==> flow/design.v <==
module enigma_part1(clk,srstn,load,encrypt,crypt_mode,load_idx,code_in,code_out,code_valid);
input clk;                
input srstn;              
input load;               
input encrypt;            
input crypt_mode;         
input [8-1:0] load_idx;      
input [6-1:0] code_in;       
output reg [6-1:0] code_out;    
output reg code_valid;          
parameter IDLE = 2'b00, LOAD = 2'b01, READY = 2'b10;
integer i, j, k;
reg [1:0] state, new_state;
reg [6-1:0] new_rotorA_table[0:64-1];
reg [6-1:0] rotorA_table[0:64-1];
reg [6-1:0] reflector_table[0:64-1];
reg [6-1:0] rotA_o;
reg [6-1:0] ref_o;
reg new_code_valid;
reg [6-1:0] last_A;
reg [6-1:0] new_code_out;
always @(posedge clk) begin
    if(~srstn) begin
        state <= IDLE;
        code_out <= 0;
        code_valid <= 0;
    end
    else begin
        state <= new_state;
        code_out <= new_code_out;
        code_valid <= new_code_valid;
    end
end
always @* begin
    case(state)
        IDLE: begin
            if(load) begin
                new_state = LOAD;
            end
            else begin
                new_state = IDLE;
            end
        end
        LOAD: begin
            if(load) begin
                 new_state = LOAD;
            end
            else begin
                 new_state = READY;
            end
        end
        READY: new_state = READY;
        default: new_state = READY;
    endcase
    for (i=0; i<64; i = i+1) begin
        reflector_table[i] = 63-i;
    end
end
always @* begin
    for(i = 0; i < 64; i = i + 1) begin
        new_rotorA_table[i] = rotorA_table[i];
    end
    if(state == LOAD) begin
        new_rotorA_table[load_idx[5:0]] = code_in;
    end
    else if((new_code_valid==1) && (state==READY)) begin
        last_A = rotorA_table[63];
        for (i=62; i>=0; i = i-1) begin
            new_rotorA_table[i+1] = rotorA_table[i];
        end
        new_rotorA_table[0] = last_A;
    end
end
always @(posedge clk) begin
    for(j=0; j<64; j=j+1) begin
        rotorA_table[j] <= new_rotorA_table[j];
    end
end
always @* begin
    new_code_out = 0;
    new_code_valid = 0;
    rotA_o = 0;
    ref_o = 0;
    if((encrypt==1) && (state==READY)) begin
        rotA_o = rotorA_table[code_in];
        ref_o = reflector_table[rotA_o];
        new_code_valid = 1;
        case(ref_o)
            rotorA_table[0]: new_code_out = 0;
            rotorA_table[1]: new_code_out = 1;
            rotorA_table[2]: new_code_out = 2;
            rotorA_table[3]: new_code_out = 3;
            rotorA_table[4]: new_code_out = 4;
            rotorA_table[5]: new_code_out = 5;
            rotorA_table[6]: new_code_out = 6;
            rotorA_table[7]: new_code_out = 7;
            rotorA_table[8]: new_code_out = 8;
            rotorA_table[9]: new_code_out = 9;
            rotorA_table[10]: new_code_out = 10;
            rotorA_table[11]: new_code_out = 11;
            rotorA_table[12]: new_code_out = 12;
            rotorA_table[13]: new_code_out = 13;
            rotorA_table[14]: new_code_out = 14;
            rotorA_table[15]: new_code_out = 15;
            rotorA_table[16]: new_code_out = 16;
            rotorA_table[17]: new_code_out = 17;
            rotorA_table[18]: new_code_out = 18;
            rotorA_table[19]: new_code_out = 19;
            rotorA_table[20]: new_code_out = 20;
            rotorA_table[21]: new_code_out = 21;
            rotorA_table[22]: new_code_out = 22;
            rotorA_table[23]: new_code_out = 23;
            rotorA_table[24]: new_code_out = 24;
            rotorA_table[25]: new_code_out = 25;
            rotorA_table[26]: new_code_out = 26;
            rotorA_table[27]: new_code_out = 27;
            rotorA_table[28]: new_code_out = 28;
            rotorA_table[29]: new_code_out = 29;
            rotorA_table[30]: new_code_out = 30;
            rotorA_table[31]: new_code_out = 31;
            rotorA_table[32]: new_code_out = 32;
            rotorA_table[33]: new_code_out = 33;
            rotorA_table[34]: new_code_out = 34;
            rotorA_table[35]: new_code_out = 35;
            rotorA_table[36]: new_code_out = 36;
            rotorA_table[37]: new_code_out = 37;
            rotorA_table[38]: new_code_out = 38;
            rotorA_table[39]: new_code_out = 39;
            rotorA_table[40]: new_code_out = 40;
            rotorA_table[41]: new_code_out = 41;
            rotorA_table[42]: new_code_out = 42;
            rotorA_table[43]: new_code_out = 43;
            rotorA_table[44]: new_code_out = 44;
            rotorA_table[45]: new_code_out = 45;
            rotorA_table[46]: new_code_out = 46;
            rotorA_table[47]: new_code_out = 47;
            rotorA_table[48]: new_code_out = 48;
            rotorA_table[49]: new_code_out = 49;
            rotorA_table[50]: new_code_out = 50;
            rotorA_table[51]: new_code_out = 51;
            rotorA_table[52]: new_code_out = 52;
            rotorA_table[53]: new_code_out = 53;
            rotorA_table[54]: new_code_out = 54;
            rotorA_table[55]: new_code_out = 55;
            rotorA_table[56]: new_code_out = 56;
            rotorA_table[57]: new_code_out = 57;
            rotorA_table[58]: new_code_out = 58;
            rotorA_table[59]: new_code_out = 59;
            rotorA_table[60]: new_code_out = 60;
            rotorA_table[61]: new_code_out = 61;
            rotorA_table[62]: new_code_out = 62;
            rotorA_table[63]: new_code_out = 63;
            default: new_code_out = 0;
        endcase
    end
end
endmodule
Tool chain data of enigma_part1
Tool output for the design above, in the order of the flow.
Lines are those of the file above, counted from 1.
Operators carry their Yosys type and port widths (W data, S select, Z words).
Cell names lack the library's common part.
The mark -- stands for no value.
Inputs
  top: enigma_part1
  clock: clk
  cell library: sky130hd
  corner: tt_025C_1v80

Word level
Yosys after proc, flatten, opt, wreduce and memory -nomap, before mapping. Print and check cells are not counted. Equal cells are merged and count once.
Storage and ports
  register bits: 393
  elaborated cells: 797
Cells by class
  equal/unequal tests: 319
  multiplexer cells: 263
  bitwise gates (word level): 2
  reduce/logical cells: 141
Operators by type and width (number)
  $reduce_or A63 Y1: 64
  $mux W6: 226
  $pmux W6 S64: 2
  $eq A6 B6 Y1 const B: 96
  $eq A6 B6 Y1: 64
  $eq A6 B5 Y1 const B: 48
  $eq A6 B4 Y1 const B: 24
  $ne A2 B2 Y1 const B: 64
  $reduce_and A2 Y1: 64
  $mux W5: 16
  $eq A6 B3 Y1 const B: 12
  $eq A6 B2 Y1 const B: 6
  $reduce_or A34 Y1: 1
  $mux W4: 8
  $reduce_or A18 Y1: 1
  $eq A6 B1 Y1 const B: 3
  $logic_not A6 Y1: 3
  $mux W3: 4
  $reduce_or A10 Y1: 1
  $reduce_or A6 Y1: 1
  $mux W2: 3
  $reduce_or A4 Y1: 1
  $pmux W2 S2: 1
  $reduce_or A3 Y1: 1
  $mux W1: 3
  $logic_and A1 B1 Y1: 2
  $not A1 Y1: 2
  $eq A2 B1 Y1 const B: 1
Not listed: further kinds 3, cells in them 3.

Longest topological paths
Longest topological path by Yosys (ltp), each cell counted once; first at word level (registers and memories cut), then after technology mapping (sequential cells cut; the memories' decode and read muxes count).
Depth
  depth in word-level cells: 70
  ABC_AREA: 0
  depth in mapped cells: 22

Mapped cells and area
Source: synth_stat.txt of the flow (Yosys; design flattened, memories mapped). It holds for the ABC_AREA given above (unset counts as 0); a run with the other value may have another netlist.
Synthesis totals
  cell count: 2748
  synthesis area: 25493.2 µm²
  sequential part of the area: 11731.3 µm²
  mapped flip-flops: 394
  buffers: 216
Cell types (number)
  edfxtp_1: 384
  xnor2_1: 369
  o21ai_0: 483
  inv_1: 393
  nand3_1: 250
  clkbuf_1: 123
  nor4_1: 64
  nand4_1: 52
  nand2_1: 83
  buf_2: 59
  dfxtp_1: 10
  mux2_2: 17
  a22oi_1: 24
  buf_4: 24
  nor2_1: 48
  a32oi_1: 18
  and3_1: 22
  a21oi_1: 26
Not listed: further types 70, cells in them 299.

Worst setup path after synthesis
Path of least setup slack by OpenSTA after synthesis, without wires, with an ideal clock, recovery checks aside; 20% of the period is set as input and as output delay. Where synthesis merged equal registers, the netlist keeps one of their names.
Path post-synthesis
  path kind: input -> register
  from: in code_in[1]
  to: reg code_out[0]
  period: 5.25 ns
  external input delay: 1.050 ns
  launch time at the first pin: 1.050 ns
  arrival time: 4.932 ns
  required time: 5.155 ns
  path slack: 0.223 ns
  path delay: 3.977 ns
  stages: 17
  path buffers: 3
  period reached after synthesis: 5.027 ns
"path delay" is the arrival time less input delay plus setup time.
"stages" counts driving pins, that of a launching flip-flop among them; a cell with two outputs on the path counts twice.
"period reached after synthesis" = period - worst setup slack (recovery checks aside). The figure is calculated, with input and output delays left at 20% of the set period.
The rows between start and end are the longest chain of elaborated cells between them; the timing report does not say that the signal goes this way. Where chains are equally long, one stands for them.
A line is the first line of the expression or statement that the cell stems from. Yosys adds cells for indexed reads and writes and turns some case tables into memories.
Between the ends, post-synthesis
  path through: buf_4 -> buf_2 -> nor4b_2 -> clkbuf_1 -> nand2_1 -> o21ai_0 -> nor3_1 -> o211ai_1 -> nor2_4 -> xnor2_1 -> or4_4 -> nor3_4 -> and3b_1 -> a21bo_1 -> a211oi_1 -> or4_1 -> a221oi_1
  cells in the longest elaborated chain: 70
  elaborated cells between the ends (all ways): 260
RTL lines, path post-synthesis
  from (decl): RTL line 8  | input [6-1:0] code_in;
  $eq A6 B6 Y1: RTL line 85  | rotA_o = rotorA_table[code_in];
  $pmux W6 S64: RTL line 85
  $mux W6: RTL line 84  | if((encrypt==1) && (state==READY)) begin
  $eq A6 B6 Y1: RTL line 86  | ref_o = reflector_table[rotA_o];
  $pmux W6 S64: RTL line 86
  $mux W6: RTL line 84
  $eq A6 B6 Y1: RTL line 88  | case(ref_o)
  $mux W6 x32: RTL line 88
  $mux W5 x16: RTL line 88
  $mux W4 x8: RTL line 88
  $mux W3 x4: RTL line 88
  $mux W2 x2: RTL line 88
  $mux W1: RTL line 88
  to (assign): RTL line 25  | code_out <= 0;
  to (assign): RTL line 30  | code_out <= new_code_out;
  to (decl): RTL line 9  | output reg [6-1:0] code_out;

Path in the finished layout
From the final timing report of entry A: the path of least setup slack in the routed layout; clock arrival at registers is part of the times.
Path post-layout
  path kind: input -> register
  from: in code_in[2]
  to: reg code_out[0]
  period: 7.41 ns
  external input delay: 1.48 ns
  launch time at the first pin: 1.48 ns
  arrival time: 7.47 ns
  required time: 7.89 ns
  path slack: 0.43 ns
  stages: 21
  path buffers: 7
The rows between start and end are the longest chain of elaborated cells between them; the timing report does not say that the signal goes this way. Where chains are equally long, one stands for them.
Between the ends, post-layout
  path through: clkdlybuf4s50_1 -> buf_12 -> nor4b_2 -> buf_12 -> nand3_1 -> nand4_1 -> nor4_1 -> buf_4 -> a31oi_1 -> buf_4 -> nor2_4 -> buf_12 -> xnor2_1 -> nor4_1 -> a31oi_1 -> o2111ai_1 -> nand4b_1 -> a211oi_1 -> or4_1 -> buf_4 -> a221oi_1
  cells in the longest elaborated chain: 70
  elaborated cells between the ends (all ways): 260
RTL lines, path post-layout
  from (decl): RTL line 8  | input [6-1:0] code_in;
  $eq A6 B6 Y1: RTL line 85  | rotA_o = rotorA_table[code_in];
  $pmux W6 S64: RTL line 85
  $mux W6: RTL line 84  | if((encrypt==1) && (state==READY)) begin
  $eq A6 B6 Y1: RTL line 86  | ref_o = reflector_table[rotA_o];
  $pmux W6 S64: RTL line 86
  $mux W6: RTL line 84
  $eq A6 B6 Y1: RTL line 88  | case(ref_o)
  $mux W6 x32: RTL line 88
  $mux W5 x16: RTL line 88
  $mux W4 x8: RTL line 88
  $mux W3 x4: RTL line 88
  $mux W2 x2: RTL line 88
  $mux W1: RTL line 88
  to (assign): RTL line 25  | code_out <= 0;
  to (assign): RTL line 30  | code_out <= new_code_out;
  to (decl): RTL line 9  | output reg [6-1:0] code_out;

==> results <==
Measured results for enigma_part1: 2 stored runs of the Yosys and OpenROAD flow on sky130hd. The settings differ; the order carries no meaning. The constraints put input and output delay at 20% of the set period each and load the outputs with 0.01 pF.
"achieved clock period (ns)" = clock period - worst setup slack. The figure is calculated, with input and output delays left at 20% of the set period.
"finish__power__total" rests on the timing tool's default activity at the inputs, not on a simulated workload.

Flow files of entry A
==> flow/run.sh <==
#!/bin/bash
# the make line also repeats the synthesis and layout settings of config.mk as NAME=value (left out here)
make -C /OpenROAD-flow-scripts/flow DESIGN_CONFIG=/design/flow/config.mk WORK_HOME=/design/flow/orfs CLKGATE_MAP_FILE= finish
==> flow/config.mk <==
export PLATFORM = sky130hd
export DESIGN_NAME = enigma_part1
export DESIGN_NICKNAME = enigma_part1
export VERILOG_FILES = /design/flow/design.v
export SDC_FILE = /design/flow/constraint.sdc
export NUM_CORES = 4
export LEC_CHECK = 0
export CAP_MARGIN = 20
export CORE_MARGIN = 2
export CORE_UTILIZATION = 40
export SLEW_MARGIN = 20
==> flow/constraint.sdc <==
create_clock -name core_clock -period 7.41 [get_ports {clk}]
set_input_delay 1.4820 -clock core_clock [delete_from_list [all_inputs] [get_ports {clk}]]
set_output_delay 1.4820 -clock core_clock [all_outputs]
set_load 0.01 [all_outputs]

report of entry A
yosys chip area after synthesis (um^2): 25493.2
finish__design__die__area: 65769.2
finish__design__instance__utilization: 0.4627
finish__timing__setup__ws: 0.427
finish__timing__hold__ws: 0.463
finish__power__total: 6.433e-03
achieved clock period (ns): 6.983

Flow files of entry B
==> flow/run.sh <==
#!/bin/bash
# the make line also repeats the synthesis and layout settings of config.mk as NAME=value (left out here)
make -C /OpenROAD-flow-scripts/flow DESIGN_CONFIG=/design/flow/config.mk WORK_HOME=/design/flow/orfs CLKGATE_MAP_FILE= finish
==> flow/config.mk <==
export PLATFORM = sky130hd
export DESIGN_NAME = enigma_part1
export DESIGN_NICKNAME = enigma_part1
export VERILOG_FILES = /design/flow/design.v
export SDC_FILE = /design/flow/constraint.sdc
export NUM_CORES = 4
export LEC_CHECK = 0
export ABC_AREA = 0
export CAP_MARGIN = 20
export CELL_PAD_IN_SITES_GLOBAL_PLACEMENT = 3
export CORE_ASPECT_RATIO = 1.91
export CORE_MARGIN = 2
export CORE_UTILIZATION = 67
export MAX_ROUTING_LAYER = met4
export PLACE_DENSITY_LB_ADDON = 0.3
export SETUP_SLACK_MARGIN = 0.5
export SLEW_MARGIN = 25
==> flow/constraint.sdc <==
create_clock -name core_clock -period 3.3 [get_ports {clk}]
set_input_delay 0.6600 -clock core_clock [delete_from_list [all_inputs] [get_ports {clk}]]
set_output_delay 0.6600 -clock core_clock [all_outputs]
set_load 0.01 [all_outputs]

report of entry B: did not finish, place, FLW-0024
